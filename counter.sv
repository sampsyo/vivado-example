==> flow/design.v <==
module std_add
  #(parameter width = 32)
  (input  logic [width-1:0] left,
    input  logic [width-1:0] right,
    output logic [width-1:0] out);
  assign out = left + right;
endmodule
module std_reg
  #(parameter width = 32,
    parameter reset_val = 0)
   (input wire [width-1:0] in,
    input wire write_en,
    input wire clk,
    output logic [width - 1:0] out,
    output logic done);
  always_ff @(posedge clk) begin
    if (write_en) begin
      out <= in;
      done <= 1'd1;
    end else
      done <= 1'd0;
  end
endmodule
module std_const
  #(parameter width = 32,
    parameter value = 0)
   (input logic                valid,
    output logic               ready,
    output logic [width - 1:0] out,
    output logic               out_read_out);
  assign out = value;
  assign ready = valid;
  assign out_read_out = valid;
endmodule
module std_lt
  #(parameter width = 32)
  (input logic [width-1:0] left,
    input logic [width-1:0] right,
    output logic            out);
  assign out = left < right;
endmodule
module main (
      input wire clk,
      input wire go,
      output wire done
  );
  wire [31:0] add0_left;
  wire [31:0] add0_right;
  wire [31:0] add0_out;
  wire const0_valid;
  wire [31:0] const0_out;
  wire const0_out_read_out;
  wire const0_ready;
  wire const1_valid;
  wire [31:0] const1_out;
  wire const1_out_read_out;
  wire const1_ready;
  wire const2_valid;
  wire [31:0] const2_out;
  wire const2_out_read_out;
  wire const2_ready;
  wire [31:0] i_in;
  wire i_write_en;
  wire i_clk;
  wire [31:0] i_out;
  wire i_done;
  wire [31:0] lt0_left;
  wire [31:0] lt0_right;
  wire lt0_out;
  wire cond_computed0_in;
  wire cond_computed0_write_en;
  wire cond_computed0_clk;
  wire cond_computed0_out;
  wire cond_computed0_done;
  wire cond_stored0_in;
  wire cond_stored0_write_en;
  wire cond_stored0_clk;
  wire cond_stored0_out;
  wire cond_stored0_done;
  wire done_reg0_in;
  wire done_reg0_write_en;
  wire done_reg0_clk;
  wire done_reg0_out;
  wire done_reg0_done;
  wire [31:0] fsm0_in;
  wire fsm0_write_en;
  wire fsm0_clk;
  wire [31:0] fsm0_out;
  wire fsm0_done;
  std_add #(32) add0 (
      .left(add0_left),
      .right(add0_right),
      .out(add0_out)
  );
  std_const #(32, 0) const0 (
      .out(const0_out),
      .out_read_out(const0_out_read_out),
      .ready(const0_ready)
  );
  std_const #(32, 10) const1 (
      .out(const1_out),
      .out_read_out(const1_out_read_out),
      .ready(const1_ready)
  );
  std_const #(32, 1) const2 (
      .out(const2_out),
      .out_read_out(const2_out_read_out),
      .ready(const2_ready)
  );
  std_reg #(32) i (
      .in(i_in),
      .write_en(i_write_en),
      .clk(clk),
      .out(i_out),
      .done(i_done)
  );
  std_lt #(32) lt0 (
      .left(lt0_left),
      .right(lt0_right),
      .out(lt0_out)
  );
  std_reg #(1) cond_computed0 (
      .in(cond_computed0_in),
      .write_en(cond_computed0_write_en),
      .clk(clk),
      .out(cond_computed0_out),
      .done(cond_computed0_done)
  );
  std_reg #(1) cond_stored0 (
      .in(cond_stored0_in),
      .write_en(cond_stored0_write_en),
      .clk(clk),
      .out(cond_stored0_out),
      .done(cond_stored0_done)
  );
  std_reg #(1) done_reg0 (
      .in(done_reg0_in),
      .write_en(done_reg0_write_en),
      .clk(clk),
      .out(done_reg0_out),
      .done(done_reg0_done)
  );
  std_reg #(32) fsm0 (
      .in(fsm0_in),
      .write_en(fsm0_write_en),
      .clk(clk),
      .out(fsm0_out),
      .done(fsm0_done)
  );
  assign done = ((fsm0_out == 32'd2) ? 1'd1 : '0);
  assign add0_left = ((((cond_stored0_out & cond_computed0_out) & !i_done) & (((fsm0_out == 32'd1) & !done_reg0_out) & go)) ? i_out : '0);
  assign add0_right = ((((cond_stored0_out & cond_computed0_out) & !i_done) & (((fsm0_out == 32'd1) & !done_reg0_out) & go)) ? const2_out : '0);
  assign i_in = ((((fsm0_out == 32'd0) & !i_done) & go) ? const0_out : ((((cond_stored0_out & cond_computed0_out) & !i_done) & (((fsm0_out == 32'd1) & !done_reg0_out) & go)) ? add0_out : '0));
  assign i_write_en = ((((fsm0_out == 32'd0) & !i_done) & go) ? 1'd1 : ((((cond_stored0_out & cond_computed0_out) & !i_done) & (((fsm0_out == 32'd1) & !done_reg0_out) & go)) ? 1'd1 : '0));
  assign lt0_left = ((!cond_computed0_out & (((fsm0_out == 32'd1) & !done_reg0_out) & go)) ? i_out : '0);
  assign lt0_right = ((!cond_computed0_out & (((fsm0_out == 32'd1) & !done_reg0_out) & go)) ? const1_out : '0);
  assign cond_computed0_in = (((!cond_computed0_out & (((fsm0_out == 32'd1) & !done_reg0_out) & go)) & (((fsm0_out == 32'd1) & !done_reg0_out) & go)) ? 1'd1 : ((((cond_stored0_out & cond_computed0_out) & i_done) & (((fsm0_out == 32'd1) & !done_reg0_out) & go)) ? 1'd0 : (((cond_computed0_out & !cond_stored0_out) & (((fsm0_out == 32'd1) & !done_reg0_out) & go)) ? 1'd0 : '0)));
  assign cond_computed0_write_en = (((!cond_computed0_out & (((fsm0_out == 32'd1) & !done_reg0_out) & go)) & (((fsm0_out == 32'd1) & !done_reg0_out) & go)) ? 1'd1 : ((((cond_stored0_out & cond_computed0_out) & i_done) & (((fsm0_out == 32'd1) & !done_reg0_out) & go)) ? 1'd1 : (((cond_computed0_out & !cond_stored0_out) & (((fsm0_out == 32'd1) & !done_reg0_out) & go)) ? 1'd1 : '0)));
  assign cond_stored0_in = (((!cond_computed0_out & (((fsm0_out == 32'd1) & !done_reg0_out) & go)) & (((fsm0_out == 32'd1) & !done_reg0_out) & go)) ? lt0_out : '0);
  assign cond_stored0_write_en = (((!cond_computed0_out & (((fsm0_out == 32'd1) & !done_reg0_out) & go)) & (((fsm0_out == 32'd1) & !done_reg0_out) & go)) ? 1'd1 : '0);
  assign done_reg0_in = (((cond_computed0_out & !cond_stored0_out) & (((fsm0_out == 32'd1) & !done_reg0_out) & go)) ? 1'd1 : (done_reg0_out ? 1'd0 : '0));
  assign done_reg0_write_en = (((cond_computed0_out & !cond_stored0_out) & (((fsm0_out == 32'd1) & !done_reg0_out) & go)) ? 1'd1 : (done_reg0_out ? 1'd1 : '0));
  assign fsm0_in = ((((fsm0_out == 32'd0) & i_done) & go) ? 32'd1 : ((((fsm0_out == 32'd1) & done_reg0_out) & go) ? 32'd2 : ((fsm0_out == 32'd2) ? 32'd0 : '0)));
  assign fsm0_write_en = ((((fsm0_out == 32'd0) & i_done) & go) ? 1'd1 : ((((fsm0_out == 32'd1) & done_reg0_out) & go) ? 1'd1 : ((fsm0_out == 32'd2) ? 1'd1 : '0)));
endmodule  
# Step by step through the tools: main
# Tool output for the design above, in the order of the flow.
# Lines are those of the file above, counted from 1.
# Operators: Yosys type, input widths -> output width; for muxes data width and select width s.
# Library cell names are shortened.
inputs:
  design: "main"
  clk_port: "clk"
  cell_library: "sky130hd"
  pvt_corner: "tt_025C_1v80"

# Word level
# Counts by Yosys on the flattened word-level netlist (proc, flatten, opt, wreduce; memories kept). Register bits leave out memories and registers merged into their read ports (data or address); mux counts leave out enables and synchronous resets folded into registers. Print and check cells are left out.
word_totals:
  ff_bits: 68
  out_inout_bits: 1
op_classes:
  addsub: 1
  compare: 1
  n_eq: 2
  muxes: 17
  logic: 18
  reduce_and_logical: 6
ops:
  columns: ["cell", "n"]
  rows:
  - ["$mux 32", 2]
  - ["$add 32x1->32", 1]
  - ["$eq 32x1->1 const B", 1]
  - ["$eq 32x2->1 const B", 1]
  - ["$lt 32x4->1", 1]
  - ["$logic_not 32->1", 1]
  - ["$and 1x1->1", 17]
  - ["$mux 1", 13]
  - ["$logic_not 1->1", 4]
  - ["$mux 4", 1]
  - ["$reduce_or 2->1", 1]
  - ["$mux 2", 1]
  - ["$not 1->1", 1]

# Logic depth
# Depth = most cells in a row (Yosys ltp): at word level without a register or memory, in the mapped netlist without a sequential cell, where the memories' decode and read muxes count.
logic_depth:
  ltp_word: 7
  ABC_AREA: 0
  mapped_depth: 9
  ltp_nobuf: 8

# Mapped cells and area
# Yosys stat after the flow's synthesis: flattened, memories mapped to cells. It holds for the ABC_AREA given above (unset counts as 0); a run with the other value may have another netlist.
# The area totals of this step are shown rounded.
mapped:
  mapped_cells: 213
  synth_area_mm2: 0.0022
  seq_area_mm2: 0.0011
  ff_cells: 39
  buf_cells: 10
by_type:
  columns: ["cell_type", "n", "area_total_um2"]
  rows:
  - ["edfxtp_1", 36, 1.08E+03]
  - ["xnor2_1", 21, 183.926]
  - ["nor2_1", 28, 105.101]
  - ["nor4_1", 16, 100.096]
  - ["nand3_1", 15, 75.072]
  - ["dfxtp_1", 3, 60.058]
  - ["nor3_1", 9, 45.043]
  - ["nand4_1", 7, 43.792]
  - ["nand3b_4", 2, 40.038]
  - ["a21oi_1", 7, 35.034]
  - ["clkbuf_1", 9, 33.782]
  - ["and2_1", 5, 31.28]
  - ["and3_1", 5, 31.28]
  - ["or3_1", 5, 31.28]
  - ["inv_1", 8, 30.029]
  - ["o21ai_0", 6, 30.029]
  - ["nand2_1", 7, 26.275]
  - ["xor2_1", 3, 26.275]
# Other cell types: 19; their cells: 21.
# The figures by module come from a second, unflattened synthesis with its own total; it is not the netlist above.
unflattened:
  cells_unflattened: 961
  hier_area_mm2: 0.0083
# Each row is one instance without its submodules.
by_module:
  columns: ["mod", "n_inst", "cells", "area_mm2", "mod_seq_area_mm2"]
  rows:
  - ["main", 1, 431, 0.0029, 0]
  - ["std_reg (width=32)", 2, 33, 0.00098, 0.00098]
  - ["std_add (width=32)", 1, 241, 0.0017, 0]
  - ["std_lt (width=32)", 1, 110, 0.0008, 0]
  - ["std_const", 1, 36, 0.00026, 0]
  - ["std_const", 1, 36, 0.00026, 0]
  - ["std_const", 1, 35, 0.00026, 0]
  - ["std_reg (width=1)", 3, 2, 0.00005, 0.00005]

# Timing after synthesis
# Path of least setup slack by OpenSTA after synthesis, without wires, with an ideal clock, recovery checks aside; 20% of the period is set as input and as output delay. Where synthesis merged equal registers, the netlist keeps one of their names.
synth_path:
  kind: "input -> register"
  from: "input port go"
  to: "register i.out[0]"
  tclk_ps: 5660
  input_delay_ps: 1132
  setup_time_ps: 434
  t_first_pin_ps: 1132
  arrival_time_ps: 2827
  required_ps: 5226
  path_slack_ps: 2399
  delay_ps: 2129
  driving_pins: 2
  synth_period_reached_ps: 3261
# "delay_ps" = arrival - input delay + setup time.
# "driving_pins": output pins that drive a net of the path, with the launching flip-flop's if there is one; two outputs of one cell count as two.
# "synth_period_reached_ps" is the clock period less the worst setup slack; recovery checks do not enter. This is arithmetic on one report: input and output delays are still those of the set period (20% each).
# Between the ends stands the longest chain of elaborated cells between them, by number of cells; it is not shown to be the way that was timed. Of several equally long chains one is given.
# A line is the first line of the expression or statement that the cell stems from. Yosys adds cells for indexed reads and writes and turns some case tables into memories.
# Only ways into the end's enable, where the timed path ends, are counted here.
synth_via:
  cell_sequence: "nand2_1 > o22ai_1"
  elab_chain_cells: 4
  cells_between: 5
synth_lines:
  columns: ["item", "line", "source"]
  rows:
  - ["start: declaration", 44, "input wire go,"]
  - ["$and 1x1->1 (2 in a row)", 154, "assign i_write_en = ((((fsm0_out == 32'd0) & !i_done) & go) ? 1'd1 : ((((cond_stored0_out & cond_computed0_out ..."]
  - ["$mux 1 (2 in a row)", 154, null]
  - ["end: assignment", 18, "out <= in;"]
  - ["end: declaration", 14, "output logic [width - 1:0] out,"]

Design main on sky130hd. What follows are 2 stored runs of the flow, each under its own settings; their order means nothing. The constraints put input and output delay at 20% of the set period each and load the outputs with 0.01 pF.

--- run 1 ---
==> flow/run.sh <==
#!/bin/bash
# the make line also repeats the synthesis and layout settings of config.mk as NAME=value (left out here)
make -C /OpenROAD-flow-scripts/flow DESIGN_CONFIG=/design/flow/config.mk WORK_HOME=/design/flow/orfs CLKGATE_MAP_FILE= finish
==> flow/config.mk <==
export PLATFORM = sky130hd
export DESIGN_NAME = main
export DESIGN_NICKNAME = main
export VERILOG_FILES = /design/flow/design.v
export SDC_FILE = /design/flow/constraint.sdc
export NUM_CORES = 4
export LEC_CHECK = 0
export CAP_MARGIN = 20
export CELL_PAD_IN_SITES_GLOBAL_PLACEMENT = 3
export CORE_ASPECT_RATIO = 0.52
export CORE_MARGIN = 7
export CORE_UTILIZATION = 68
export CTS_CLUSTER_DIAMETER = 366
export CTS_CLUSTER_SIZE = 49
export GPL_ROUTABILITY_DRIVEN = 0
export GPL_TIMING_DRIVEN = 0
export MAX_ROUTING_LAYER = met4
export MIN_ROUTING_LAYER = met1
export PLACE_DENSITY_LB_ADDON = 0.13
export SETUP_SLACK_MARGIN = -0.13
export SLEW_MARGIN = 5
export TNS_END_PERCENT = 5
==> flow/constraint.sdc <==
create_clock -name core_clock -period 2.1 [get_ports {clk}]
set_input_delay 0.4200 -clock core_clock [delete_from_list [all_inputs] [get_ports {clk}]]
set_output_delay 0.4200 -clock core_clock [all_outputs]
set_load 0.01 [all_outputs]

==> results, as YAML <==
outcome: "no final report: placement broke off with FLW-0024"

--- run 2 ---
==> flow/run.sh <==
#!/bin/bash
# the make line also repeats the synthesis and layout settings of config.mk as NAME=value (left out here)
make -C /OpenROAD-flow-scripts/flow DESIGN_CONFIG=/design/flow/config.mk WORK_HOME=/design/flow/orfs CLKGATE_MAP_FILE= finish
==> flow/config.mk <==
export PLATFORM = sky130hd
export DESIGN_NAME = main
export DESIGN_NICKNAME = main
export VERILOG_FILES = /design/flow/design.v
export SDC_FILE = /design/flow/constraint.sdc
export NUM_CORES = 4
export LEC_CHECK = 0
export ABC_AREA = 1
export CAP_MARGIN = 20
export CELL_PAD_IN_SITES_DETAIL_PLACEMENT = 2
export CORE_ASPECT_RATIO = 0.62
export CORE_MARGIN = 2
export CORE_UTILIZATION = 63
export CTS_CLUSTER_DIAMETER = 84
export GPL_ROUTABILITY_DRIVEN = 1
export PLACE_DENSITY_LB_ADDON = 0.1
export SLEW_MARGIN = 20
==> flow/constraint.sdc <==
create_clock -name core_clock -period 3.71 [get_ports {clk}]
set_input_delay 0.7420 -clock core_clock [delete_from_list [all_inputs] [get_ports {clk}]]
set_output_delay 0.7420 -clock core_clock [all_outputs]
set_load 0.01 [all_outputs]

==> results, as YAML <==
outcome: "no final report: placement broke off with DPL-0033"
